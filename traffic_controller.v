==> flow/design.v <==
module Traffic_Controller(light_A,light_B,clk,reset);
    output reg [2:0] light_A;
    output reg [2:0] light_B;
    input clk;
    input reset;
    reg[5:0] states;
    parameter  S0=6'b000001,
               S1=6'b000010,
               S2=6'b000100,
               S3=6'b001000,
               S4=6'b010000,
               S5=6'b100000;
    reg [3:0] ctr;
    parameter SEC6=4'd6,
              SEC1=4'd1;
    always @(posedge clk or posedge reset)
                   if(reset==1) 
                    begin
                      states <= S0;
                      ctr <= 0;
                   end 
                 else
                     case(states)
                            S0: if(ctr < SEC6)
                                begin
                                   states <=S0;
                                   ctr <= ctr+1;
                                end 
                              else 
                                begin
                                    states <= S1;
                                    ctr <= 0;
                                end
                             S1: if(ctr < SEC1)
                                 begin
                                    states <= S1;
                                    ctr <= ctr+1;
                                end 
                              else 
                                 begin
                                     states <= S2;
                                     ctr <= 0;
                                end
                             S2: if(ctr < SEC1)
                                 begin
                                    states <= S2;
                                    ctr <= ctr+1;
                                end
                              else 
                                begin
                                     states <= S3;
                                     ctr <= 0;
                                end
                             S3: if(ctr < SEC6)
                                 begin
                                    states <= S3;
                                    ctr <= ctr+1;
                                end 
                              else
                                begin
                                     states <= S4;
                                     ctr <= 0;
                                end
                             S4: if(ctr < SEC1)
                                 begin
                                    states <= S4;
                                    ctr <= ctr+1;
                                end
                              else 
                                begin
                                     states <= S5;
                                     ctr <= 0;
                                end
                             S5: if(ctr < SEC1)
                                 begin
                                    states <= S5;
                                    ctr <= ctr+1;
                                end
                              else 
                                begin
                                     states <= S0;
                                     ctr <= 0;
                                end
                             default states <= S0;
                        endcase
               always @(*)
               begin
                   case(states)
                        S0: 
                         begin 
                            light_A <= 3'b001;
                            light_B <= 3'b100; 
                         end
                        S1: 
                         begin 
                            light_A <= 6'b010; 
                            light_B <= 3'b100; 
                         end
                        S2: 
                         begin 
                            light_A <= 6'b100;
                            light_B <= 3'b100; 
                         end
                        S3:
                         begin 
                            light_A <= 6'b100; 
                            light_B <= 3'b001; 
                         end
                        S4: 
                         begin 
                            light_A <= 6'b100;
                            light_B <= 3'b010; 
                         end
                        S5: 
                         begin 
                            light_A <= 6'b100;
                            light_B <= 3'b100;
                         end
                        default 
                          begin 
                             light_A <= 6'b100; 
                             light_B <= 3'b100;
                          end
                    endcase
               end
endmodule 
-- Tool chain data of Traffic_Controller
What the tools print for Traffic_Controller, step after step.
Lines are those of the file above, counted from 1.
Operators carry their Yosys type and port widths (W data, S select, Z words).
Library cell names are shortened.
Not given: --
- design top: Traffic_Controller
- clock port: clk
- cell library: sky130hd
- corner: tt_025C_1v80

-- After elaboration
Counts by Yosys on the flattened word-level netlist (proc, flatten, opt, wreduce; memories kept). Register bits leave out memories and registers merged into their read ports (data or address). Print and check cells are left out. Cells with the same type and inputs are merged into one.
- div/mod/pow operators: 0
- reduce/logical cells: 3
- shift operators at 0
- noted equality and inequality tests: 6
- noted mux-type cells: 12
- add/subtract/negate cells at 1
- noted $mul: 0
- bitwise logic cells: 0
- $lt $le $gt $ge: 2
- operators by type and width (cell ; count):
    $pmux W6 S6 ; 1
    $pmux W3 S2 ; 2
    $mux W6 ; 2
    $mux W4 ; 3
    $pmux W4 S2 ; 1
    $eq A6 B1 Y1 const B ; 1
    $eq A6 B2 Y1 const B ; 1
    $eq A6 B3 Y1 const B ; 1
    $eq A6 B4 Y1 const B ; 1
    $eq A6 B5 Y1 const B ; 1
    $eq A6 B6 Y1 const B ; 1
    $reduce_bool A6 Y1 ; 1
    $mux W5 ; 1
    $add A4 B1 Y4 const B ; 1
    $lt A4 B1 Y1 const B ; 1
    $lt A4 B3 Y1 const B ; 1
    $reduce_or A4 Y1 ; 1
    $mux W3 ; 1
    $reduce_or A2 Y1 ; 1
    $mux W2 ; 1
- memories kept: 0
- noted output and inout bits: 6
- RAM bits: 0
- register bits: 10
- latch bits: 0
- cells after elaboration at 26
- bits in read-only memories at 0
- noted clocked read ports x word width: 0

-- Longest topological paths
Depth = most cells in a row (Yosys ltp): at word level without a register or memory, in the mapped netlist without a sequential cell, where the memories' decode and read muxes count.
- word-level depth at 3
- ABC_AREA at 0
- noted mapped depth: 5
- gate-level depth less buffers at 5

-- Mapped cells and area
The flow's flattened synthesis, as Yosys stat reports it; memories are mapped. The netlist is that of the ABC_AREA named above (0 if unset); the other value can give another one.
Totals and module areas in this step are rounded.
- noted chip area (Yosys): 0.0005305 mm²
- mapped cells: 49
- noted buffer cells: 4
- flip-flop cells at 10
- sequential part of the area at 0.0002515 mm²
- cell types (type ; count ; area in all (µm²)):
    dfrtp_1 ; 9 ; 225.216
    a22o_1 ; 3 ; 26.275
    dfstp_2 ; 1 ; 26.275
    ha_1 ; 2 ; 25.024
    o211ai_2 ; 2 ; 25.024
    mux2_2 ; 2 ; 22.522
    a21oi_1 ; 4 ; 20.019
    inv_1 ; 4 ; 15.014
    nor2_1 ; 4 ; 15.014
    nor3b_2 ; 1 ; 12.512
    clkbuf_1 ; 3 ; 11.261
    or3_4 ; 1 ; 11.261
    or4_4 ; 1 ; 11.261
    a22o_2 ; 1 ; 10.01
    dlygate4sd3_1 ; 1 ; 10.01
    nand3_1 ; 2 ; 10.01
    a21o_2 ; 1 ; 8.758
    or3b_2 ; 1 ; 8.758
Other cell types: 6; their cells: 6.

-- Path before layout
Source: OpenSTA report_checks on the synthesized netlist (no wires, ideal clock, input and output delay 20% of the period each), path of least setup slack; recovery checks are left aside. Register names are those of the netlist, which keeps one name where synthesis merged equal registers.
- kind: register to register
- start: register states[5]
- end: register ctr[2]
- noted arrival time: 1497 ps
- noted path buffers: 0
- launch time at the first pin at 0 ps
- clock period at 1510 ps
- driving pins on the path: 4
- path delay: 1577 ps
- noted setup slack: -68 ps
- synthesis period reached at 1578 ps
"path delay" = arrival - input delay + setup time.
"driving pins on the path": output pins that drive a net of the path, with the launching flip-flop's if there is one; two outputs of one cell count as two.
"synthesis period reached" = period - worst setup slack (recovery checks aside). The figure is calculated, with input and output delays left at 20% of the set period.
The rows between start and end are the longest chain of elaborated cells between them; the timing report does not say that the signal goes this way. Where chains are equally long, one stands for them.
Each line given opens the expression or statement behind the cell; cells for indexed reads and writes are added by Yosys, which also makes memories of some case tables.
A register here has more assigning lines than the two given.
- path through: dfrtp_1 > or4_4 > or3_4 > o211ai_2
- noted cells in the longest elaborated chain: 3
- RTL lines, path after synthesis (element ; RTL line ; text):
    start, declared ; 6 ; reg[5:0] states;
    start, assigned ; 19 ; states <= S0;
    start, assigned ; 26 ; states <=S0;
    $eq A6 B5 Y1 ; 23 ; case(states)
    $reduce_or A4 Y1 ; -- ;
    $pmux W4 S2 ; 23 ;
    end, assigned ; 27 ; ctr <= ctr+1;
    end, assigned ; 37 ; ctr <= ctr+1;
    end, declared ; 13 ; reg [3:0] ctr;

-- Path in the finished layout
From the final timing report of job 1: the path of least setup slack in the routed layout; clock arrival at registers is part of the times.
The report prints the path's times to 10 ps; the period is as set.
- kind: register to output
- start: register states[5]
- end: output port light_A[1]
- noted arrival time: 1200 ps
- driving pins on the path: 2
- noted setup slack: 50 ps
- noted path buffers: 1
- launch time at the first pin at 260 ps
- clock period at 1560 ps
The rows between start and end are the longest chain of elaborated cells between them; the timing report does not say that the signal goes this way. Where chains are equally long, one stands for them.
A register here has more assigning lines than the two given.
- path through: dfrtp_2 > clkdlybuf4s50_1
- noted cells in the longest elaborated chain: 2
- RTL lines, path after layout (element ; RTL line ; text):
    start, declared ; 6 ; reg[5:0] states;
    start, assigned ; 19 ; states <= S0;
    start, assigned ; 26 ; states <=S0;
    $eq A6 B2 Y1 ; 88 ; case(states)
    $pmux W3 S2 ; 88 ;
    end, declared ; 2 ; output reg [2:0] light_A;

Wiki page: Traffic_Controller / flow data

Record of 2 stored runs of the RTL-to-layout flow on Traffic_Controller, platform sky130hd. The runs are unordered. Constraints: input delay and output delay 20% of the set period each, output load 0.01 pF.
"critical path time" means the part of the period allowed to the worst setup path (the constraints hold back 20% at inputs and 20% at outputs) less its slack; where the path has registers, the arrival times of their clocks count too.
"total power of the final layout": no workload was simulated; the value follows from the tool's default switching activity.
"critical path time" is given in steps of 10 ps.
The measured numbers are rounded.

Job 1
Settings were period_ns = 1.56; CAP_MARGIN = 20; CORE_MARGIN = 2; CORE_UTILIZATION = 40; SLEW_MARGIN = 20
- noted the area of the die: 0.001634 mm²
- critical path time at 1200 ps
- type of the worst setup path: register to output
- chip area after synthesis (Yosys): 0.0005305 mm²
- noted the utilization: 57.0 %
- noted the worst slack on setup checks: 48 ps
- total power of the final layout: 0.5035 mW

Job 2
Settings were period_ns = 1.56; CORE_UTILIZATION = 32; SETUP_SLACK_MARGIN = -0.11; PLACE_DENSITY = 0.55; CORE_ASPECT_RATIO = 1.36; CELL_PAD_IN_SITES_GLOBAL_PLACEMENT = 3; TNS_END_PERCENT = 35; GPL_ROUTABILITY_DRIVEN = 0; CTS_CLUSTER_SIZE = 68; MAX_ROUTING_LAYER = met5; CAP_MARGIN = 20; CORE_MARGIN = 2; SLEW_MARGIN = 20
- noted the worst slack on setup checks: -29 ps
- critical path time at 1280 ps
- type of the worst setup path: register to output
- total power of the final layout: 0.4528 mW
- noted the area of the die: 0.002004 mm²
- chip area after synthesis (Yosys): 0.0005305 mm²
- noted the utilization: 43.0 %
